==> flow/design.v <==
module mul8_parall(
	input					clk			,
	input			[7:0]	b_i			,
	input			[7:0]	a_i			,
	output	reg		[7:0]	p_o	
);
	reg [7:0] p_o_r_0 = 0;
	reg [7:0] p_o_r_1 = 0;
	reg [7:0] p_o_r_2 = 0;
	reg [7:0] p_o_r_3 = 0;
	wire [7:0] a_i_sft1_w = b_i[7]? {1'b0,a_i[7:1]}:0;
	wire [7:0] a_i_sft2_w = b_i[6]? {2'b0,a_i[7:2]}:0;
	wire [7:0] a_i_sft3_w = b_i[5]? {3'b0,a_i[7:3]}:0;
	wire [7:0] a_i_sft4_w = b_i[4]? {4'b0,a_i[7:4]}:0;
	wire [7:0] a_i_sft5_w = b_i[3]? {5'b0,a_i[7:5]}:0;
	wire [7:0] a_i_sft6_w = b_i[2]? {6'b0,a_i[7:6]}:0;
	wire [7:0] a_i_sft7_w = b_i[1]? {7'b0,a_i[7]}:0;
	always@(posedge clk) begin
		p_o_r_0 <= a_i_sft1_w + a_i_sft2_w;
		p_o_r_1 <= a_i_sft3_w + a_i_sft4_w;
		p_o_r_2 <= a_i_sft5_w + a_i_sft6_w;
		p_o_r_3 <= a_i_sft7_w;
		p_o <= p_o_r_0+ p_o_r_1+ p_o_r_2+ p_o_r_3;
	end
endmodule
Step by step through the tools: mul8_parall
What the tools print for mul8_parall, step after step. Lines are those of the file above, counted from 1. Operators carry their Yosys type and port widths (W data, S select, Z words). Library cell names are shortened. Not given: n/a

Design top: mul8_parall. Clock input: clk. Standard-cell library: sky130hd. Timing corner: tt_025C_1v80.

Elaborated design
Yosys after proc, flatten, opt, wreduce and memory -nomap, before mapping. Enables and synchronous resets that opt folds into registers are not counted as muxes. Memory bits, and registers merged into a memory's read port (data or address), are not among the register bits. Print and check cells are not counted. Equal cells are merged and count once.

Under cells after elaboration stands 18. Under register bits after elaboration stands 34. Under output and inout port bits stands 8.

For add/subtract/negate cells the number is 6. For multiplexer cells the number is 6.

Operator list (count): $add A7 B6 Y8 (1); $add A8 B4 Y8 (1); $add A8 B6 Y8 (1); $add A8 B8 Y8 (1); $mux W7 (1); $add A5 B4 Y6 (1); $mux W6 (1); $mux W5 (1); $add A3 B2 Y4 (1); $mux W4 (1); $mux W3 (1); $mux W2 (1).

Depth
Longest topological path by Yosys (ltp), each cell counted once; first at word level (registers and memories cut), then after technology mapping (sequential cells cut; the memories' decode and read muxes count).

The figure for word-level depth is 3. ABC_AREA: 0. The figure for mapped depth is 9.

After synthesis
Source: synth_stat.txt of the flow (Yosys; design flattened, memories mapped). It holds for the ABC_AREA given above (unset counts as 0); a run with the other value may have another netlist. The area totals of this step are shown rounded.

Cell types: dfxtp_1 (count 27, area in all 540.518 um^2); ha_1 (count 21, area in all 262.752 um^2); fa_1 (count 8, area in all 160.154 um^2); and2_1 (count 25, area in all 156.4 um^2); xnor2_1 (count 7, area in all 61.309 um^2); xor2_1 (count 6, area in all 52.55 um^2); a21o_1 (count 6, area in all 45.043 um^2); a21oi_1 (count 9, area in all 45.043 um^2); inv_1 (count 6, area in all 22.522 um^2); a2111oi_2 (count 1, area in all 15.014 um^2); nand2_1 (count 4, area in all 15.014 um^2); nor2_1 (count 4, area in all 15.014 um^2); nor3_1 (count 3, area in all 15.014 um^2); nor2b_4 (count 1, area in all 13.763 um^2); nand2b_1 (count 2, area in all 12.512 um^2); nor2b_1 (count 2, area in all 12.512 um^2); o31ai_2 (count 1, area in all 12.512 um^2); o21ai_0 (count 2, area in all 10.01 um^2).

Other cell types: 9; their cells: 9.

For chip area (Yosys) the number is 0.00154 mm^2. For buffers the number is 0. The figure for sequential part of the area is 0.000541 mm^2. Cell count: 144. The entry for mapped flip-flops reads 27.

Timing after synthesis
OpenSTA on the mapped netlist: ideal clock, no wires. The path of least setup slack (recovery checks aside). Input and output delay are each 20% of the period. Register names are those of the netlist, which keeps one name where synthesis merged equal registers.

Kind: input -> register. Start point: input port a_i[2]. End point: register p_o_r_0[6]. Library setup time: 0.072 ns. Stages: 8. For data arrival time the number is 2.415 ns. For external input delay the number is 0.932 ns. The entry for setup slack reads 2.174 ns. Under path delay stands 1.555 ns. Period: 4.66 ns. The figure for synthesis period reached is 2.486 ns.

"path delay" = arrival - input delay + setup time. "stages" counts driving pins, that of a launching flip-flop among them; a cell with two outputs on the path counts twice. "synthesis period reached" is the clock period less the worst setup slack; recovery checks do not enter. This is arithmetic on one report: input and output delays are still those of the set period (20% each). Between the ends stands the longest chain of elaborated cells between them, by number of cells; it is not shown to be the way that was timed. Of several equally long chains one is given. Each line given opens the expression or statement behind the cell; cells for indexed reads and writes are added by Yosys, which also makes memories of some case tables.

Cells stage by stage: and2_1 ha_1 fa_1 a21o_1 a21oi_1 o21bai_1 a21oi_1 xor2_1. For length of the longest elaborated chain the number is 2.

Ends and longest elaborated chain, after synthesis: start: declaration (line 4) `input [7:0] a_i ,`; $mux W7 (line 11) `wire [7:0] a_i_sft1_w = b_i[7]? {1'b0,a_i[7:1]}:0;`; $add A7 B6 Y8 (line 19) `p_o_r_0 <= a_i_sft1_w + a_i_sft2_w;`; end: assignment (line 19); end: declaration (line 7) `reg [7:0] p_o_r_0 = 0;`.

Worst path after layout
Path of least setup slack in the final report of flow run A (OpenROAD, finished layout, wires in). Where an end is a register, its clock arrival counts in the times.

Kind: register -> register. Start point: register p_o_r_1[0]. End point: register p_o[6]. For data arrival time the number is 2.26 ns. The entry for setup slack reads -0.60 ns. Library setup time: 0.11 ns. Stages: 10. Period: 1.49 ns.

Between the ends stands the longest chain of elaborated cells between them, by number of cells; it is not shown to be the way that was timed. Of several equally long chains one is given.

Cells stage by stage: dfxtp_2 fa_2 ha_4 inv_2 fa_2 nor2b_4 o21ai_2 nand2b_4 a2111oi_4 nand3b_1. For length of the longest elaborated chain the number is 3.

Ends and longest elaborated chain, post-layout: start: declaration (line 8) `reg [7:0] p_o_r_1 = 0;`; start: assignment (line 20) `p_o_r_1 <= a_i_sft3_w + a_i_sft4_w;`; $add A8 B6 Y8 (line 23) `p_o <= p_o_r_0+ p_o_r_1+ p_o_r_2+ p_o_r_3;`; $add A8 B4 Y8 (line 23); $add A8 B8 Y8 (line 23); end: assignment (line 23); end: declaration (line 5) `output reg [7:0] p_o`.

## Implementation results

Design mul8_parall on sky130hd. What follows are 2 stored runs of the flow, each under its own settings; their order means nothing. The constraints put input and output delay at 20% of the set period each and load the outputs with 0.01 pF. By "achieved period" is meant the clock period of the run minus its worst setup slack. This is arithmetic on one report: input and output delays are still those of the set period (20% each). "allowed time less slack (worst setup path)" means the part of the period allowed to the worst setup path (the constraints hold back 20% at inputs and 20% at outputs) less its slack; where the path has registers, the arrival times of their clocks count too. By "total power of the final layout" is meant OpenSTA's value without simulated activity: inputs other than the clock are taken to toggle once in ten clock periods, and the tool carries that through the logic. The results are shown rounded.

Flow run A has these settings: period_ns 1.49; CORE_UTILIZATION 23; PLACE_DENSITY_LB_ADDON 0.1; CELL_PAD_IN_SITES_DETAIL_PLACEMENT 2; CAP_MARGIN 0; SLEW_MARGIN 5; CORE_MARGIN 2. The utilization after routing stands at 0.359. The standard-cell area after routing reads 0.0023 mm^2. The achieved period stands at 2.094 ns. The measured total power of the final layout is 2.55 mW. For the area of the synthesized netlist the run shows 0.00154 mm^2. The allowed time less slack (worst setup path) reads 2.09 ns. Critical path type: register -> register. The total die area reads 0.00736 mm^2. The worst hold slack is 0.381 ns. The lowest setup slack stands at -0.604 ns. The sum of negative setup slack comes to -2.95 ns.

Flow run B has these settings: period_ns 1.9; CORE_UTILIZATION 57; PLACE_DENSITY 0.91; CELL_PAD_IN_SITES_GLOBAL_PLACEMENT 3; CELL_PAD_IN_SITES_DETAIL_PLACEMENT 0; GPL_TIMING_DRIVEN 1; CTS_CLUSTER_DIAMETER 307; CAP_MARGIN 20; CORE_MARGIN 2; SLEW_MARGIN 20. Outcome: not finished: placement ended with error GPL-0301.
