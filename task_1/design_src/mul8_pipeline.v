==> flow/design.v <==
module mul8_pipeline(
	output reg [7:0] p_o = 0	,  
	output			  valid_o	,  
	input			  clk		,  
	input			  valid_i	,  
	input 		[7:0] a_i		,
	input 		[7:0] b_i
);
	reg [6:0] 	a_shift_r0 = 0;
	reg [5:0] 	a_shift_r1 = 0;
	reg [4:0] 	a_shift_r2 = 0;
	reg [3:0] 	a_shift_r3 = 0;
	reg [2:0] 	a_shift_r4 = 0;
	reg [1:0] 	a_shift_r5 = 0;
	reg     	a_shift_r6 = 0;
	reg [7:0] 	b_shift_r0 = 0;
	reg [6:0] 	b_shift_r1 = 0;
	reg [5:0] 	b_shift_r2 = 0;
	reg [4:0] 	b_shift_r3 = 0;
	reg [3:0] 	b_shift_r4 = 0;
	reg [2:0] 	b_shift_r5 = 0;
	reg [1:0] 	b_shift_r6 = 0;
	reg [7:0] mid_res_0 = 0;
	reg [7:0] mid_res_1 = 0;
	reg [7:0] mid_res_2 = 0;
	reg [7:0] mid_res_3 = 0;
	reg [7:0] mid_res_4 = 0;
	reg [7:0] mid_res_5 = 0;
	wire [7:0] mid_res_0_w = b_shift_r0[7]	?a_shift_r0:0;
	wire [7:0] mid_res_1_w = b_shift_r1[6]	?(mid_res_0 + a_shift_r1):mid_res_0;
	wire [7:0] mid_res_2_w = b_shift_r2[5]	?(mid_res_1 + a_shift_r2):mid_res_1;
	wire [7:0] mid_res_3_w = b_shift_r3[4]	?(mid_res_2 + a_shift_r3):mid_res_2;
	wire [7:0] mid_res_4_w = b_shift_r4[3]	?(mid_res_3 + a_shift_r4):mid_res_3;
	wire [7:0] mid_res_5_w = b_shift_r5[2]	?(mid_res_4 + a_shift_r5):mid_res_4;
	wire [7:0] mid_res_6_w = b_shift_r6[1]	?(mid_res_5 + a_shift_r6):mid_res_5;
	reg [7:0] valid_r = 0;
	assign valid_o = valid_r[7];
	always@(posedge clk) begin
		valid_r[0] <= valid_i;
		valid_r[1] <= valid_r[0];
		valid_r[2] <= valid_r[1];
		valid_r[3] <= valid_r[2];
		valid_r[4] <= valid_r[3];
		valid_r[5] <= valid_r[4];
		valid_r[6] <= valid_r[5];
		valid_r[7] <= valid_r[6];
	end
	always@(posedge clk)
		if(valid_i)
			a_shift_r0 <= a_i >> 1;
		else
			a_shift_r0 <= 0;
	always@(posedge clk) begin
		a_shift_r1 <= a_shift_r0[6:1];
		a_shift_r2 <= a_shift_r1[5:1];
		a_shift_r3 <= a_shift_r2[4:1];
		a_shift_r4 <= a_shift_r3[3:1];
		a_shift_r5 <= a_shift_r4[2:1];
		a_shift_r6 <= a_shift_r5[1];
	end
	always@(posedge clk)
		if(valid_i)
			b_shift_r0 <= b_i;
		else
			b_shift_r0 <= 0;
	always@(posedge clk) begin
		b_shift_r1 <= b_shift_r0[6:0];
		b_shift_r2 <= b_shift_r1[5:0];
		b_shift_r3 <= b_shift_r2[4:0];
		b_shift_r4 <= b_shift_r3[3:0];
		b_shift_r5 <= b_shift_r4[2:0];
		b_shift_r6 <= b_shift_r5[1:0];
	end		
	always@(posedge clk) begin
		mid_res_0 <= mid_res_0_w;
		mid_res_1 <= mid_res_1_w;
		mid_res_2 <= mid_res_2_w;
		mid_res_3 <= mid_res_3_w;
		mid_res_4 <= mid_res_4_w;
		mid_res_5 <= mid_res_5_w;
		p_o <= mid_res_6_w;
	end
endmodule
## From RTL to reports: mul8_pipeline

What the tools print for mul8_pipeline, step after step.
Lines are those of the file above, counted from 1.
Operators carry their Yosys type and port widths (W data, S select, Z words).
Library cell names are shortened.
A cell with - has no value.

| set-up | value |
|---|---|
| top module | mul8_pipeline |
| clock port | clk |
| standard-cell library | sky130hd |
| corner | tt_025C_1v80 |

## Elaborated design

Source: Yosys, flattened and elaborated, memories not mapped. Widths are those after wreduce; folded enables and synchronous resets count as part of the registers. Registers that Yosys merges into a memory's read port (data or address) are not register bits. Print and check cells do not count. Equal cells are merged and count once.

| cells by class | value |
|---|---|
| $add $sub $neg | 6 |
| muxes and demuxes | 6 |

Operators by type and width:

| operator | number |
|---|---|
| $mux W8 | 5 |
| $add A7 B6 Y8 | 1 |
| $add A8 B1 Y8 | 1 |
| $add A8 B2 Y8 | 1 |
| $add A8 B3 Y8 | 1 |
| $add A8 B4 Y8 | 1 |
| $add A8 B5 Y8 | 1 |
| $mux W7 | 1 |

| word-level totals | value |
|---|---|
| bits in registers | 126 |
| input port bits | 18 |
| output and inout bits | 9 |
| elaborated cells | 35 |

## Longest topological paths

Longest topological path by Yosys (ltp), each cell counted once; first at word level (registers and memories cut), then after technology mapping (sequential cells cut; the memories' decode and read muxes count).

| depth | value |
|---|---|
| depth after elaboration | 2 |
| ABC_AREA | 0 |
| mapped depth | 7 |

## Mapped cells and area

Yosys stat after the flow's synthesis: flattened, memories mapped to cells. It holds for the ABC_AREA given above (unset counts as 0); a run with the other value may have another netlist.
The area totals of this step are shown rounded.

| mapped netlist | value |
|---|---|
| cells in the netlist | 328 |
| synthesis area | 3950 sq um |
| area of sequential cells | 2380 sq um |
| mapped flip-flops | 119 |
| buffer cells | 4 |

Cells by type:

| cell | number | area in all (sq um) |
|---|---|---|
| dfxtp_1 | 119 | 2.38E+03 |
| ha_1 | 22 | 275.264 |
| xnor2_1 | 21 | 183.926 |
| mux2_2 | 15 | 168.912 |
| and2_1 | 21 | 131.376 |
| fa_1 | 5 | 100.096 |
| xor2_1 | 10 | 87.584 |
| inv_1 | 20 | 75.072 |
| a21oi_1 | 11 | 55.053 |
| nand4_1 | 8 | 50.048 |
| nor2_1 | 13 | 48.797 |
| o211ai_1 | 6 | 45.043 |
| nand2_1 | 10 | 37.536 |
| mux2i_1 | 3 | 30.029 |
| nand3_1 | 6 | 30.029 |
| o21ai_0 | 6 | 30.029 |
| nor2b_1 | 4 | 25.024 |
| a211oi_1 | 3 | 22.522 |

Not listed: further types 19, cells in them 25.

## Path before layout

Source: OpenSTA report_checks on the synthesized netlist (no wires, ideal clock, input and output delay 20% of the period each), path of least setup slack; recovery checks are left aside. Register names are those of the netlist, which keeps one name where synthesis merged equal registers.

| timing post-synthesis | value |
|---|---|
| path type | register to register |
| start point | register mid_res_1[0] |
| end point | register mid_res_2[4] |
| period | 3.11 ns |
| launch time at the first pin | 0.000 ns |
| arrival | 1.552 ns |
| required time | 2.994 ns |
| setup slack | 1.442 ns |
| delay of the path | 1.668 ns |
| stages on the path | 8 |
| buffers on the path | 0 |
| period reached after synthesis | 1.668 ns |

"delay of the path" is the arrival time less input delay plus setup time.
"stages on the path": output pins that drive a net of the path, with the launching flip-flop's if there is one; two outputs of one cell count as two.
"period reached after synthesis" is the clock period less the worst setup slack; recovery checks do not enter. This is arithmetic on one report: input and output delays are still those of the set period (20% each).
Between the ends stands the longest chain of elaborated cells between them, by number of cells; it is not shown to be the way that was timed. Of several equally long chains one is given.
A line is the first line of the expression or statement that the cell stems from. Yosys adds cells for indexed reads and writes and turns some case tables into memories.

| between the ends, post-synthesis | value |
|---|---|
| cells stage by stage | dfxtp_1 -> ha_1 -> inv_1 -> fa_1 -> and2b_1 -> o21ai_1 -> a21o_1 -> a31o_2 |
| length of the longest elaborated chain | 2 |
| elaborated cells between the ends (all ways) | 2 |
| those cells by class | add/sub (1); mux (1) |

RTL lines, path post-synthesis:

| what | line | RTL |
|---|---|---|
| start: declaration | 24 | `reg [7:0] mid_res_1 = 0;` |
| start: assignment | 76 | `mid_res_1 <= mid_res_1_w;` |
| $add A8 B5 Y8 | 31 | `wire [7:0] mid_res_2_w = b_shift_r2[5] ?(mid_res_1 + a_shift_r2):mid_res_1;` |
| $mux W8 | 31 |  |
| end: assignment | 77 | `mid_res_2 <= mid_res_2_w;` |
| end: declaration | 25 | `reg [7:0] mid_res_2 = 0;` |

## Path in the finished layout

Path of least setup slack in the final report of entry B (OpenROAD, finished layout, wires in). Where an end is a register, its clock arrival counts in the times.

| timing after layout | value |
|---|---|
| path type | register to register |
| start point | register mid_res_0[0] |
| end point | register mid_res_1[6] |
| period | 2.01 ns |
| launch time at the first pin | 0.40 ns |
| arrival | 2.15 ns |
| required time | 2.29 ns |
| setup slack | 0.14 ns |
| stages on the path | 8 |
| buffers on the path | 0 |

Between the ends stands the longest chain of elaborated cells between them, by number of cells; it is not shown to be the way that was timed. Of several equally long chains one is given.

| between the ends, after layout | value |
|---|---|
| cells stage by stage | dfxtp_1 -> ha_1 -> inv_1 -> fa_1 -> nor2b_1 -> o31a_1 -> nor4_1 -> a311o_1 |
| length of the longest elaborated chain | 2 |
| elaborated cells between the ends (all ways) | 2 |
| those cells by class | add/sub (1); mux (1) |

RTL lines, path after layout:

| what | line | RTL |
|---|---|---|
| start: declaration | 23 | `reg [7:0] mid_res_0 = 0;` |
| start: assignment | 75 | `mid_res_0 <= mid_res_0_w;` |
| $add A7 B6 Y8 | 30 | `wire [7:0] mid_res_1_w = b_shift_r1[6] ?(mid_res_0 + a_shift_r1):mid_res_0;` |
| $mux W7 | 30 |  |
| end: assignment | 76 | `mid_res_1 <= mid_res_1_w;` |
| end: declaration | 24 | `reg [7:0] mid_res_1 = 0;` |

Memo
Re: implementation data of mul8_pipeline

Stored flow runs of mul8_pipeline (2 of them; Yosys, OpenROAD, sky130hd). They differ in their settings and are not a sequence. Constraints: input delay and output delay 20% of the set period each, output load 0.01 pF.
By "achieved clock period" is meant the clock period of the run minus its worst setup slack. This is arithmetic on one report: input and output delays are still those of the set period (20% each).
"critical setup path time": the worst setup path's part of the clock period (all of it between registers, 20% less for each end at a port) less its slack. A launch clock that arrives late makes it longer, a capture clock that arrives late makes it shorter.
The results are shown rounded.
Settings: . = not set for that run.
A result given as . is not shown for that run.

| setting or result | entry A | entry B |
|---|---|---|
| period_ns | 3.49 | 2.01 |
| CORE_UTILIZATION | 51 | 40 |
| PLACE_DENSITY_LB_ADDON | 0.25 | . |
| CORE_ASPECT_RATIO | 0.62 | 0.63 |
| CELL_PAD_IN_SITES_GLOBAL_PLACEMENT | 3 | 2 |
| CELL_PAD_IN_SITES_DETAIL_PLACEMENT | 0 | 0 |
| TNS_END_PERCENT | 75 | 90 |
| ABC_AREA | 0 | . |
| CTS_CLUSTER_DIAMETER | 28 | 128 |
| CAP_MARGIN | 5 | 40 |
| MIN_ROUTING_LAYER | met2 | . |
| CORE_MARGIN | 2 | 2 |
| SLEW_MARGIN | 20 | 20 |
| SETUP_SLACK_MARGIN | . | -0.12 |
| PLACE_DENSITY | . | 0.69 |
| HOLD_SLACK_MARGIN | . | 0.16 |
| GPL_TIMING_DRIVEN | . | 1 |
| CTS_CLUSTER_SIZE | . | 76 |
| MAX_ROUTING_LAYER | . | met5 |
| mapped cell area after synthesis (sq um) | . | 3950 |
| die area (sq um) | . | 10700 |
| standard-cell area after layout (sq um) | . | 4950 |
| utilization in the final report | . | 0.522 |
| worst setup slack after layout (ns) | . | 0.139 |
| total negative setup slack (ns) | . | 0.000 |
| worst hold slack after layout (ns) | . | 0.323 |
| achieved clock period (ns) | . | 1.871 |
| critical setup path time (ns) | . | 1.87 |
| critical path kind | . | register to register |

Entry A: unfinished; error FLW-0024 in placement
